==> flow/design.v <==
`timescale 1ns/1ps
module clipped_adder(
    input unsigned [4:0] a,
    input unsigned [4:0] b,
    output unsigned [4:0] out
);
wire unsigned [4:0] sum;
assign sum = a + b;
assign out = a[4] || b[4] || sum[4] ? 5'b11111 : sum;
endmodule
module lif_core(
     input unsigned [3:0] prev_v,
     input unsigned [4:0] spike_in,
     input unsigned [3:0] leak,
     output unsigned [4:0] out
);
wire unsigned [4:0] padded_v = {1'b0, prev_v};
wire unsigned [4:0] padded_leak = {1'b0, leak};
wire unsigned [4:0] sum;
wire unsigned [4:0] ans;
assign sum = padded_v + spike_in;
assign ans = sum - padded_leak;
assign out = spike_in[4] ? 5'b11111 : sum > padded_leak ?  ans[4] ? 5'b11111 : ans : 0;
endmodule
module lif(
    input clk,
    input reset,
    input unsigned [4:0] spike_in,
    output reg spike_out,
    output unsigned [3:0] waveform
);
wire unsigned [4:0] sum;
wire unsigned [3:0] next_volt;
reg unsigned [3:0] voltage;
wire has_spike;
wire unsigned [3:0] leak = 1;
lif_core add(voltage, spike_in, leak, sum);
assign has_spike = sum >= 8;
assign next_volt = has_spike ? 0 : sum;
assign waveform = voltage + 6;
always @(posedge clk) begin
    if (reset) begin
        voltage <= 0;
        spike_out <= 0;
    end else begin
        voltage <= next_volt;
        spike_out <= has_spike;
    end
end
endmodule
module wrapper(
    input clk,
    input reset,
    input s1,
    input s2,
    input s3,
    output spike,
    output unsigned [3:0] waveform
);
wire unsigned [4:0] i1 = s1 ? 1 : 0;
wire unsigned [4:0] i2 = s2 ? 2 : 0;
wire unsigned [4:0] i3 = s3 ? 3 : 0;
wire unsigned [4:0] i12;
wire unsigned [4:0] i123;
clipped_adder a1(i1, i2, i12);
clipped_adder a2(i12, i3, i123);
lif ni(clk, reset, i123, spike, waveform);
endmodule
module data_io(
    input clk,
    input rstn,
    input [22:0] data_in,
    output [5:0] data_out
);
wire [1:0] opcode_i = data_in[22:21];
wire [1:0] parity_i = data_in[20:19];  
wire [18:0] indata_i = data_in[18:0];
reg [1:0] data_parity;
reg [18:0] acc_data;
reg data_valid;
wire [3:0] result;
wire [1:0] status;
assign data_out = {status, result};
wrapper uut(clk, rstn, opcode_i, acc_data, result, status);
always @(posedge clk) begin
    if (!rstn) begin
        data_parity <= 0;
        acc_data <= 0;
        data_valid <= 0;
    end else begin
        if(data_parity != parity_i) begin
            data_parity <= parity_i;
            if(parity_i[1]) begin
                acc_data <= indata_i;
                data_valid <= 1;
            end else begin
                data_valid <= 0;
            end
        end else begin
            data_valid <= 0;
        end
    end
end
endmodule
* From RTL to reports: data_io *
The steps from the RTL of data_io to its reports follow in flow order.
Line numbers count from 1 in the design file above.
A cell with - has no value.

design
  design top = data_io
  clock input = clk
  library = sky130hd
  timing corner = tt_025C_1v80

* After elaboration *
Counts by Yosys on the flattened word-level netlist (proc, flatten, opt, wreduce; memories kept). Register bits leave out memories and registers merged into their read ports (data or address); mux counts leave out enables and synchronous resets folded into registers. Print and check cells are left out. Cells with the same type and inputs are merged into one.

word-level totals
  bits in latches = 0
  bits in registers = 8
  ROM bits = 0
  cells after elaboration = 25
  output and inout port bits = 6
  word width x clocked read ports = 0
  bits in writable memories = 0
  memories kept = 0

operators by class
  shifts and indexed selects = 0
  muxes and demuxes = 8
  $mul = 0
  div/mod/pow operators = 0
  order comparisons = 2
  equal/unequal tests = 1
  reduce/logical cells = 6
  bitwise logic cells = 0
  $add $sub $neg = 4

operators with widths
  kind                                                                                  count
  5-bit two-way mux                                                                     5
  5-bit adder                                                                           2
  4-bit by 5-bit adder with 5-bit output                                                1
  5-bit by 1-bit subtractor with 5-bit output (second input constant)                   1
  5-bit by 1-bit > comparator with 1-bit output (second input constant)                 1
  5-bit by 4-bit greater-or-equal comparator with 1-bit output (second input constant)  1
  2-bit two-way mux                                                                     2
  1-bit logical OR                                                                      2
  2-bit != test                                                                         1
  2-bit AND reduction                                                                   1
  2-bit OR reduction                                                                    1
  1-bit logical OR (both inputs constant)                                               1
  1-bit logical OR (second input constant)                                              1
  1-bit two-way mux                                                                     1

* Longest topological paths *
Yosys ltp: most cells in a row. Word level: on the elaborated netlist, between registers, memories and ports. Mapped: between sequential cells and ports; inverters and the memories' decode and read muxes count.

depth
  word-level depth = 14
  ABC_AREA = 0
  mapped depth = 8

* Netlist *
Source: synth_stat.txt of the flow (Yosys; design flattened, memories mapped). It holds for the ABC_AREA given above (unset counts as 0); a run with the other value may have another netlist.
Totals and module areas in this step are rounded.

synthesis totals
  buffers = 8
  mapped flip-flops = 8
  mapped area = 571.8 um^2
  cell count = 65

cell types
  type                      count  area in all (um^2)
  sky130_fd_sc_hd__dfxtp_1  8      160.154
  sky130_fd_sc_hd__buf_4    7      52.55
  sky130_fd_sc_hd__ha_1     4      50.048
  sky130_fd_sc_hd__nor2b_1  5      31.28
  sky130_fd_sc_hd__inv_1    6      22.522
  sky130_fd_sc_hd__a21oi_1  4      20.019
  sky130_fd_sc_hd__fa_1     1      20.019
  sky130_fd_sc_hd__nor4_1   3      18.768
  sky130_fd_sc_hd__nor3b_1  2      15.014
  sky130_fd_sc_hd__a31oi_1  2      12.512
  sky130_fd_sc_hd__and2_1   2      12.512
  sky130_fd_sc_hd__o31ai_2  1      12.512
  sky130_fd_sc_hd__and3_4   1      11.261
  sky130_fd_sc_hd__mux2_2   1      11.261
  sky130_fd_sc_hd__nor2_1   3      11.261
  sky130_fd_sc_hd__a32o_1   1      10.01
  sky130_fd_sc_hd__mux2i_1  1      10.01
  sky130_fd_sc_hd__nor3_1   2      10.01

Not listed: further types 11, cells in them 11.
By module: a second synthesis without flattening, with its own total; a netlist apart from the flattened one above.

second synthesis, totals
  cells (unflattened synthesis) = 141
  area total of the unflattened synthesis = 1145 um^2

Rows give one instance, submodules left out.

modules
  module         sequential area (um^2)  times used  cells  area (um^2)
  clipped_adder  0.0                     2           27     202.7
  lif_core       0.0                     1           50     374.1
  lif            100.1                   1           17     183.9
  data_io        60.1                    1           19     177.7
  wrapper        0.0                     1           1      3.8

* Worst setup path after synthesis *
OpenSTA on the mapped netlist: ideal clock, no wires. The path of least setup slack (recovery checks aside). Input and output delay are each 20% of the period. Register names are those of the netlist, which keeps one name where synthesis merged equal registers.

timing path post-synthesis
  path type = in2reg
  start point = in data_in[21]
  end point = reg uut.ni.voltage[0]
  slack = 0.321 ns
  library setup time = 0.092 ns
  launch time at the first pin = 0.504 ns
  period = 2.52 ns
  path buffers = 0
  arrival = 2.107 ns
  stages = 7
  path delay = 1.695 ns
  period reached after synthesis = 2.199 ns

"path delay" = arrival - input delay + setup time.
"stages": output pins that drive a net of the path, with the launching flip-flop's if there is one; two outputs of one cell count as two.
"period reached after synthesis" = period - worst setup slack (recovery checks aside). The figure is calculated, with input and output delays left at 20% of the set period.
The rows between start and end are the longest chain of elaborated cells between them; the timing report does not say that the signal goes this way. Where chains are equally long, one stands for them.
Each line given opens the expression or statement behind the cell; cells for indexed reads and writes are added by Yosys, which also makes memories of some case tables.

on the way, post-synthesis
  path through = sky130_fd_sc_hd__ha_1 sky130_fd_sc_hd__inv_1 sky130_fd_sc_hd__fa_1 sky130_fd_sc_hd__ha_1 sky130_fd_sc_hd__a211o_1 sky130_fd_sc_hd__and3_4 sky130_fd_sc_hd__nor4_1
  length of the longest elaborated chain = 14
  elaborated cells between the ends (all ways) = 16
  RTL lines with such cells = 7

ends and longest elaborated chain, post-synthesis
  what                                                          RTL line  RTL
  start, declared                                               72        input [22:0] data_in,
  1-bit two-way mux                                             60        wire unsigned [4:0] i1 = s1 ? 1 : 0;
  5-bit adder                                                   8         assign sum = a + b;
  1-bit logical OR                                              9         assign out = a[4] || b[4] || sum[4] ? 5'b11111 : sum;
  5-bit two-way mux                                             9
  5-bit adder                                                   8
  1-bit logical OR                                              9
  5-bit two-way mux                                             9
  4-bit by 5-bit adder with 5-bit output                        21        assign sum = padded_v + spike_in;
  5-bit by 1-bit subtractor with 5-bit output                   22        assign ans = sum - padded_leak;
  5-bit two-way mux x3                                          23        assign out = spike_in[4] ? 5'b11111 : sum > padded_leak ?  ans[4] ? 5'b11111 : ans : 0;
  5-bit by 4-bit greater-or-equal comparator with 1-bit output  38        assign has_spike = sum >= 8;
  2-bit OR reduction                                            -
  end, assigned                                                 43        voltage <= 0;
  end, assigned                                                 46        voltage <= next_volt;
  end, declared                                                 34        reg unsigned [3:0] voltage;

* Worst path after layout *
Path of least setup slack in the final report of stored run 1 (OpenROAD, finished layout, wires in). Where an end is a register, its clock arrival counts in the times.

timing path post-layout
  path type = reg2reg
  start point = reg uut.ni.voltage[0]
  end point = reg uut.ni.spike_out
  stages = 9
  path buffers = 1
  arrival = 2.22 ns
  launch time at the first pin = 0.25 ns
  period = 2.27 ns
  slack = 0.25 ns
  library setup time = 0.05 ns

The rows between start and end are the longest chain of elaborated cells between them; the timing report does not say that the signal goes this way. Where chains are equally long, one stands for them.

on the way, post-layout
  path through = sky130_fd_sc_hd__dfxtp_1 sky130_fd_sc_hd__ha_4 sky130_fd_sc_hd__inv_2 sky130_fd_sc_hd__fa_2 sky130_fd_sc_hd__nor2b_4 sky130_fd_sc_hd__buf_4 sky130_fd_sc_hd__o31ai_2 sky130_fd_sc_hd__a21oi_2 sky130_fd_sc_hd__o21ba_2
  length of the longest elaborated chain = 6
  elaborated cells between the ends (all ways) = 7
  RTL lines with such cells = 4

ends and longest elaborated chain, post-layout
  what                                                          RTL line  RTL
  start, declared                                               34        reg unsigned [3:0] voltage;
  start, assigned                                               43        voltage <= 0;
  start, assigned                                               46        voltage <= next_volt;
  4-bit by 5-bit adder with 5-bit output                        21        assign sum = padded_v + spike_in;
  5-bit by 1-bit subtractor with 5-bit output                   22        assign ans = sum - padded_leak;
  5-bit two-way mux x3                                          23        assign out = spike_in[4] ? 5'b11111 : sum > padded_leak ?  ans[4] ? 5'b11111 : ans : 0;
  5-bit by 4-bit greater-or-equal comparator with 1-bit output  38        assign has_spike = sum >= 8;
  end, assigned                                                 44        spike_out <= 0;
  end, assigned                                                 47        spike_out <= has_spike;
  end, declared                                                 29        output reg spike_out,

--- measured runs ---
Record of 2 stored runs of the RTL-to-layout flow on data_io, platform sky130hd. The runs are unordered. Constraints: input delay and output delay 20% of the set period each, output load 0.01 pF.
"achieved period" = clock period - worst setup slack. The figure is calculated, with input and output delays left at 20% of the set period.
"worst setup path time": the worst setup path's part of the clock period (all of it between registers, 20% less for each end at a port) less its slack. A launch clock that arrives late makes it longer, a capture clock that arrives late makes it shorter.
By "total power after layout" is meant OpenSTA's value without simulated activity: inputs other than the clock are taken to toggle once in ten clock periods, and the tool carries that through the logic.
Measured values are rounded.
Among the settings, n/a means not set for that run.

name                                      stored run 1  stored run 2
period_ns                                 2.27          2.24
CORE_UTILIZATION                          19            15
SETUP_SLACK_MARGIN                        0.18          n/a
PLACE_DENSITY_LB_ADDON                    0.24          0.23
CORE_ASPECT_RATIO                         0.83          n/a
CORE_MARGIN                               10            2
CELL_PAD_IN_SITES_DETAIL_PLACEMENT        0             n/a
TNS_END_PERCENT                           85            n/a
GPL_TIMING_DRIVEN                         0             0
CAP_MARGIN                                20            20
SLEW_MARGIN                               20            20
CELL_PAD_IN_SITES_GLOBAL_PLACEMENT        n/a           2
CTS_CLUSTER_SIZE                          n/a           67
MIN_ROUTING_LAYER                         n/a           met2
final setup TNS (ns)                      0.000         0.000
standard-cell area after routing (um^2)   880.8         870.8
worst setup path time (ns)                2.02          1.72
worst setup path kind                     reg2reg       in2reg
chip area after synthesis (Yosys) (um^2)  571.8         571.8
achieved period (ns)                      2.021         2.170
worst hold slack (ns)                     0.541         0.544
worst setup slack after layout (ns)       0.249         0.070
utilization after routing                 0.301         0.238
total power after layout (W)              0.0007851     0.00078
area inside the die boundary (um^2)       5613          4322
--- end ---
