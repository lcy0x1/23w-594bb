==> flow/design.v <==
module memory #(
    parameter ROW = 19, 
    parameter WIDTH = 128,
    parameter LOG_WIDTH = 7
) (
    input clk,
    input rstn,
    input en,
    input we,
    input [ROW-1:0] data_in,
    output reg [ROW-1:0] data_out
);
reg [LOG_WIDTH-1:0] in_addr, out_addr;
reg [ROW-1:0] data [0:WIDTH-1];
always @(posedge clk) begin
    if (!rstn) begin
        in_addr <= 0;
        out_addr <= 0;
        data_out <= 0;
    end else if (we) begin
        data[in_addr] <= data_in;
        out_addr <= 0;
        in_addr <= in_addr + 1;
        data_out <= 0;
    end else if (en) begin
        data_out <= data[out_addr];
        out_addr <= out_addr + 1;
        in_addr <= 0;
    end else begin
        data_out <= 0;
        in_addr <= 0;
        out_addr <= 0;
    end
end
endmodule
---- Tool chain data of memory ----
The steps from the RTL of memory to its reports follow in flow order.
Line numbers count from 1 in the design file above.
Cell names lack the library's common part.
Not given: --
design
  top module .............................. memory
  clock ................................... clk
  library ................................. sky130hd
  timing corner ........................... tt_025C_1v80

---- Word-level counts ----
Counts by Yosys on the flattened word-level netlist (proc, flatten, opt, wreduce; memories kept). Register bits leave out memories and registers merged into their read ports (data or address); mux counts leave out enables and synchronous resets folded into registers. Print and check cells are left out. Cells with the same type and inputs are merged into one.
Yosys's memory passes give these memory sizes; they may raise the number of words (mostly to a power of two), join words into wider ones and drop unused or constant bits.
storage and ports
  memories ................................ 1
  latch bits .............................. 0
  input port bits ......................... 23
  RAM bits ................................ 2432
  output and inout port bits .............. 19
  bits in read-only memories .............. 0
  elaborated cells ........................ 15
  bits in registers ....................... 14
  word width x clocked read ports ......... 19
memories
  name  depth  width  read ports  wr ports  RTL line  text
  data  128    19     1           1         14        reg [ROW-1:0] data [0:WIDTH-1];
operators by class
  divide/modulo/power cells ............... 0
  magnitude comparators ................... 0
  reduce/logical cells .................... 2
  muxes and demuxes ....................... 6
  $mul .................................... 0
  bitwise gates (word level) .............. 2
  $add $sub $neg .......................... 2
  shift operators ......................... 0
  equal/unequal tests ..................... 0
operators by type and width
  kind                                                    number
  19-bit 2-to-1 mux                                       2
  7-bit by 1-bit adder with 7-bit output with constant B  2
  7-bit 2-to-1 mux                                        2
  3-bit OR reduction                                      1
  1-bit NOT                                               2
  2-bit AND reduction                                     1
  1-bit 2-to-1 mux                                        2

---- Depth ----
Depth = most cells in a row (Yosys ltp): at word level without a register or memory, in the mapped netlist without a sequential cell, where the memories' decode and read muxes count.
depth
  depth in word-level cells ............... 2
  ABC_AREA ................................ 0
  mapped depth ............................ 12

---- Synthesis result ----
The flow's flattened synthesis, as Yosys stat reports it; memories are mapped. The netlist is that of the ABC_AREA named above (0 if unset); the other value can give another one.
cells by type
  type      number
  edfxtp_1  2432
  mux4_2    498
  mux2i_1   202
  a22oi_1   140
  o221ai_1  76
  dfxtp_1   33
  nor2_1    160
  a21oi_1   104
  mux2_2    43
  buf_2     78
  a211oi_1  46
  clkbuf_1  91
  buf_6     26
  nand2_1   77
  buf_4     33
  nor3_1    43
  a22o_1    22
  a221oi_1  16
Not listed: further types 37, cells in them 196.
synthesis totals
  synthesis area .......................... 94134.0 µm²
  mapped cells ............................ 4316
  flip-flops .............................. 2465

---- Timing after synthesis ----
OpenSTA on the mapped netlist: ideal clock, no wires. The path of least setup slack (recovery checks aside). Input and output delay are each 20% of the period. Register names are those of the netlist, which keeps one name where synthesis merged equal registers.
timing path post-synthesis
  path kind ............................... input to register
  from .................................... in rstn
  to ...................................... mem data[80][0]
  launch time at the first pin ............ 0.690 ns
  required time ........................... 3.031 ns
  external input delay .................... 0.690 ns
  driving pins on the path ................ 4
  path slack .............................. 0.380 ns
  arrival ................................. 2.651 ns
  delay of the path ....................... 2.380 ns
  clock period ............................ 3.45 ns
  library setup time ...................... 0.419 ns
  period reached after synthesis .......... 3.07 ns
"delay of the path" is the arrival time less input delay plus setup time.
"driving pins on the path": output pins that drive a net of the path, with the launching flip-flop's if there is one; two outputs of one cell count as two.
"period reached after synthesis" is the clock period less the worst setup slack; recovery checks do not enter. This is arithmetic on one report: input and output delays are still those of the set period (20% each).
Between the ends stands the longest chain of elaborated cells between them, by number of cells; it is not shown to be the way that was timed. Of several equally long chains one is given.
A line is the first line of the expression or statement that the cell stems from. Yosys adds cells for indexed reads and writes and turns some case tables into memories.
The path ends at the enable pin of a flip-flop; only ways to that pin are counted.
between the ends, post-synthesis
  path through ............................ and2_1 nand4_1 or2_2 nor3_1
  length of the longest elaborated chain .. 1
  elaborated cells on any way between the ends .. 2
  source lines of those cells ............. 1
  those cells by class .................... 2 x mux
ends and longest elaborated chain, post-synthesis
  what              RTL line  text
  start, declared   7         input rstn,
  7-bit 2-to-1 mux  16        if (!rstn) begin
  end, declared     14        reg [ROW-1:0] data [0:WIDTH-1];

---- Path in the finished layout ----
Path of least setup slack in the final report of stored run 1 (OpenROAD, finished layout, wires in). Where an end is a register, its clock arrival counts in the times.
timing path post-layout
  path kind ............................... register to register
  from .................................... reg out_addr[0]
  to ...................................... reg data_out[1]
  library setup time ...................... 0.12 ns
  clock period ............................ 1.92 ns
  launch time at the first pin ............ 0.86 ns
  arrival ................................. 3.58 ns
  driving pins on the path ................ 13
  path slack .............................. -0.93 ns
  required time ........................... 2.65 ns
At most two assigning lines are given for a register; there are more.
between the ends, post-layout
  path through ............................ dfxtp_4 buf_12 buf_16 buf_12 buf_16 mux4_2 a22oi_2 buf_4 a31o_1 a21oi_4 nor3_4 buf_6 nor3_4
ends and longest elaborated chain, post-layout
  what             RTL line  text
  start, declared  13        reg [LOG_WIDTH-1:0] in_addr, out_addr;
  start, assigned  18        out_addr <= 0;
  start, assigned  27        out_addr <= out_addr + 1;
  end, declared    11        output reg [ROW-1:0] data_out
Chain of elaborated cells between the ends: none given.

Measured data: module memory, platform sky130hd, 2 stored runs of the flow under differing settings, order arbitrary. Input and output delays are each 20% of the period that was set; the output load is 0.01 pF.
"achieved clock period" means the clock period less the worst setup slack. The figure is calculated, with input and output delays left at 20% of the set period.
"allowed time less slack (worst setup path)": the worst setup path's part of the clock period (all of it between registers, 20% less for each end at a port) less its slack. A launch clock that arrives late makes it longer, a capture clock that arrives late makes it shorter.
By "power consumption" is meant OpenSTA's value without simulated activity: inputs other than the clock are taken to toggle once in ten clock periods, and the tool carries that through the logic.

---- stored run 1 ----
settings
  period_ns = 1.92
  CORE_UTILIZATION = 59
  SETUP_SLACK_MARGIN = 0.22
  PLACE_DENSITY = 0.49
  HOLD_SLACK_MARGIN = -0.1
  CELL_PAD_IN_SITES_GLOBAL_PLACEMENT = 0
  CELL_PAD_IN_SITES_DETAIL_PLACEMENT = 0
  ABC_AREA = 0
  GPL_TIMING_DRIVEN = 1
  GPL_ROUTABILITY_DRIVEN = 1
  CTS_CLUSTER_DIAMETER = 121
  CAP_MARGIN = 35
  SLEW_MARGIN = 35
  CORE_MARGIN = 2
results
  post-route worst hold slack ............. -0.050 ns
  die area ................................ 162760.0 µm²
  total negative slack on setup checks .... -15.406 ns
  allowed time less slack (worst setup path) .. 2.85 ns
  worst setup path type ................... register to register
  achieved clock period ................... 2.852 ns
  synthesized cell area ................... 94134.0 µm²
  lowest setup slack ...................... -0.932 ns
  standard-cell area after layout ......... 118277.0 µm²
  post-route utilization .................. 74.7%
  power consumption ....................... 107431 µW

---- stored run 2 ----
settings
  period_ns = 2.08
  CORE_UTILIZATION = 46
  SETUP_SLACK_MARGIN = -0.04
  PLACE_DENSITY_LB_ADDON = 0.21
  CELL_PAD_IN_SITES_DETAIL_PLACEMENT = 2
  TNS_END_PERCENT = 60
  GPL_TIMING_DRIVEN = 1
  CAP_MARGIN = 10
  SLEW_MARGIN = 25
  MAX_ROUTING_LAYER = met5
  CORE_MARGIN = 2
results
  achieved clock period ................... 3.538 ns
  lowest setup slack ...................... -1.458 ns
  standard-cell area after layout ......... 117187.0 µm²
  post-route worst hold slack ............. -0.004 ns
  die area ................................ 208274.0 µm²
  post-route utilization .................. 57.5%
  synthesized cell area ................... 94134.0 µm²
  total negative slack on setup checks .... -258.589 ns
  power consumption ....................... 109562 µW
  allowed time less slack (worst setup path) .. 3.54 ns
  worst setup path type ................... register to register
